==> flow/design.v <==
`timescale 1ns / 1ps
module Gen_txen_DAT(
	input clk,
	output reg txen=0,
	input st,
	output wire[15:0] DAT,
	output wire[15:0] CW_TX,
	output wire[15:0] DW_TX
);
assign CW_TX = 16'hDEF0;  
assign DW_TX = 16'h2233;  
assign DAT = txen? CW_TX : DW_TX;
reg[10:0] cb_txen=0;
wire ce_end = (cb_txen==1100);  
always @ (posedge clk) begin
	txen <= st? 1 : ce_end? 0 : txen;
	cb_txen <= st? 0 : txen? cb_txen+1 : cb_txen;
end
endmodule
# Tool chain data of Gen_txen_DAT
# What the tools print for Gen_txen_DAT, step after step.
# Lines are those of the file above, counted from 1.
# Operators: Yosys type, input widths -> output width; for muxes data width and select width s.
# Library cell names are shortened.
# A cell with n/a has no value.
[inputs] top_module="Gen_txen_DAT" clock_port="clk" cell_library="sky130hd" corner="tt_025C_1v80"

# Word-level counts
# Counts by Yosys on the flattened word-level netlist (proc, flatten, opt, wreduce; memories kept). Register bits leave out memories and registers merged into their read ports (data or address); mux counts leave out enables and synchronous resets folded into registers. Print and check cells are left out. Cells with the same type and inputs are merged into one.
[word_totals] regBits=12 inputBits=2 out_inout_bits=49 wordCells=5
[op_classes] n_addsub=1 eq_ne=1 n_mux=1
[op_table] op="$mux 16" n=1
[op_table] op="$add 11x1->11 const B" n=1
[op_table] op="$eq 11x11->1 const B" n=1

# Logic depth
# Depth = most cells in a row (Yosys ltp): at word level without a register or memory, in the mapped netlist without a sequential cell, where the memories' decode and read muxes count.
[logic_depth] ltp_word=1 abc_area=1 depth_mapped=7

# Synthesis result
# Yosys stat after the flow's synthesis: flattened, memories mapped to cells. It holds for the ABC_AREA given above (unset counts as 0); a run with the other value may have another netlist.
[synth_totals] cells=137 mapped_area_um2=974.7 seqArea_um2=240.2 ff_cells=12 n_buf=49
[types] type="buf_4" n=47 type_area_um2=352.838
[types] type="dfxtp_1" n=12 type_area_um2=240.23
[types] type="nand2_1" n=18 type_area_um2=67.565
[types] type="nor2_1" n=14 type_area_um2=52.55
[types] type="a21oi_1" n=9 type_area_um2=45.043
[types] type="nand3_1" n=8 type_area_um2=40.038
[types] type="inv_1" n=10 type_area_um2=37.536
[types] type="ha_1" n=2 type_area_um2=25.024
[types] type="nor2_4" n=2 type_area_um2=22.522
[types] type="nand3_2" n=2 type_area_um2=20.019
[types] type="nor3_1" n=4 type_area_um2=20.019
[types] type="o21ai_0" n=3 type_area_um2=15.014
[types] type="nand2_2" n=2 type_area_um2=12.512
[types] type="buf_6" n=1 type_area_um2=11.261
[types] type="conb_1" n=2 type_area_um2=7.507
[types] type="buf_2" n=1 type_area_um2=5.005

# Path before layout
# Path of least setup slack by OpenSTA after synthesis, without wires, with an ideal clock, recovery checks aside; 20% of the period is set as input and as output delay. Where synthesis merged equal registers, the netlist keeps one of their names.
[synth_timing] kind="reg2out" from="reg txen" to="out DAT[13]" period_ns=1.55 out_delay_ns=0.310 t_first_pin_ns=0.000 arrival_time_ns=0.935 required_time_ns=1.240 setup_slack_ns=0.305 delay_ns=0.935 stages=4 n_path_buf=2 synth_period_reached_ns=1.245
# "delay_ns" is the arrival time less input delay plus setup time.
# A path that ends at an output port has no setup time.
# "stages" counts driving pins, that of a launching flip-flop among them; a cell with two outputs on the path counts twice.
# "synth_period_reached_ns" is the clock period less the worst setup slack; recovery checks do not enter. This is arithmetic on one report: input and output delays are still those of the set period (20% each).
# The rows between start and end are the longest chain of elaborated cells between them; the timing report does not say that the signal goes this way. Where chains are equally long, one stands for them.
# A line is the first line of the expression or statement that the cell stems from. Yosys adds cells for indexed reads and writes and turns some case tables into memories.
[synth_between] path_cell_list="dfxtp_1 buf_6 inv_1 buf_4" elab_chain_len=1 cells_between=1 cone_classes="mux: 1"
[synth_rtl] item="start: declaration" line_no=4 rtl="output reg txen=0,"
[synth_rtl] item="start: assignment" line_no=16 rtl="txen <= st? 1 : ce_end? 0 : txen;"
[synth_rtl] item="$mux 16" line_no=12 rtl="assign DAT = txen? CW_TX : DW_TX;"
[synth_rtl] item="end: declaration" line_no=6 rtl="output wire[15:0] DAT,"
# Some nets on the timed path still bear RTL names; the line given drives or declares the net.
[synth_nets] signal="DAT[0]" line_no=12

# Path in the finished layout
# From the final timing report of record 1: the path of least setup slack in the routed layout; clock arrival at registers is part of the times.
[layout_timing] kind="reg2out" from="reg txen" to="out DAT[1]" period_ns=2.91 out_delay_ns=0.58 t_first_pin_ns=0.28 arrival_time_ns=1.48 required_time_ns=2.33 setup_slack_ns=0.85 stages=3 n_path_buf=1
# The rows between start and end are the longest chain of elaborated cells between them; the timing report does not say that the signal goes this way. Where chains are equally long, one stands for them.
[layout_between] path_cell_list="dfxtp_2 inv_1 clkdlybuf4s50_1" elab_chain_len=1 cells_between=1 cone_classes="mux: 1"
[layout_rtl] item="start: declaration" line_no=4 rtl="output reg txen=0,"
[layout_rtl] item="start: assignment" line_no=16 rtl="txen <= st? 1 : ce_end? 0 : txen;"
[layout_rtl] item="$mux 16" line_no=12 rtl="assign DAT = txen? CW_TX : DW_TX;"
[layout_rtl] item="end: declaration" line_no=6 rtl="output wire[15:0] DAT,"

2 stored runs of Gen_txen_DAT in the flow (synthesis by Yosys, layout by OpenROAD, sky130hd cells), in arbitrary order. Constraints: input delay and output delay 20% of the set period each, output load 0.01 pF.
"achieved clock period" is the run's clock period less its worst setup slack. It is reckoned from that one timing run; input and output delays stay at 20% of the period that was set.
"worst setup path time": the worst setup path's part of the clock period (all of it between registers, 20% less for each end at a port) less its slack. A launch clock that arrives late makes it longer, a capture clock that arrives late makes it shorter.
"power" rests on the timing tool's default activity at the inputs, not on a simulated workload.
[record 1] settings: period_ns=2.91, CORE_UTILIZATION=28, SETUP_SLACK_MARGIN=0.62, PLACE_DENSITY_LB_ADDON=0.15, CORE_MARGIN=9, ABC_AREA=1, SLEW_MARGIN=5, CAP_MARGIN=20
[record 1] result: chip area after synthesis (Yosys) 974.7 um2, die area 5929.0 um2, standard-cell area of the final layout 955.9 um2, utilization 28.6 %, worst setup slack after layout 0.849 ns, total negative slack 0.000 ns, worst hold slack 0.509 ns, power 0.3511 mW, achieved clock period 2.061 ns, worst setup path time 1.48 ns, worst setup path kind reg2out
[record 2] settings: period_ns=1.7, SETUP_SLACK_MARGIN=0.43, CAP_MARGIN=20, CORE_MARGIN=2, CORE_UTILIZATION=40, SLEW_MARGIN=20
[record 2] result: chip area after synthesis (Yosys) 929.6 um2, die area 2725.9 um2, standard-cell area of the final layout 1057.3 um2, utilization 47.8 %, worst setup slack after layout 0.400 ns, total negative slack 0.000 ns, worst hold slack 0.512 ns, power 0.6087 mW, achieved clock period 1.300 ns, worst setup path time 1.30 ns, worst setup path kind reg2reg
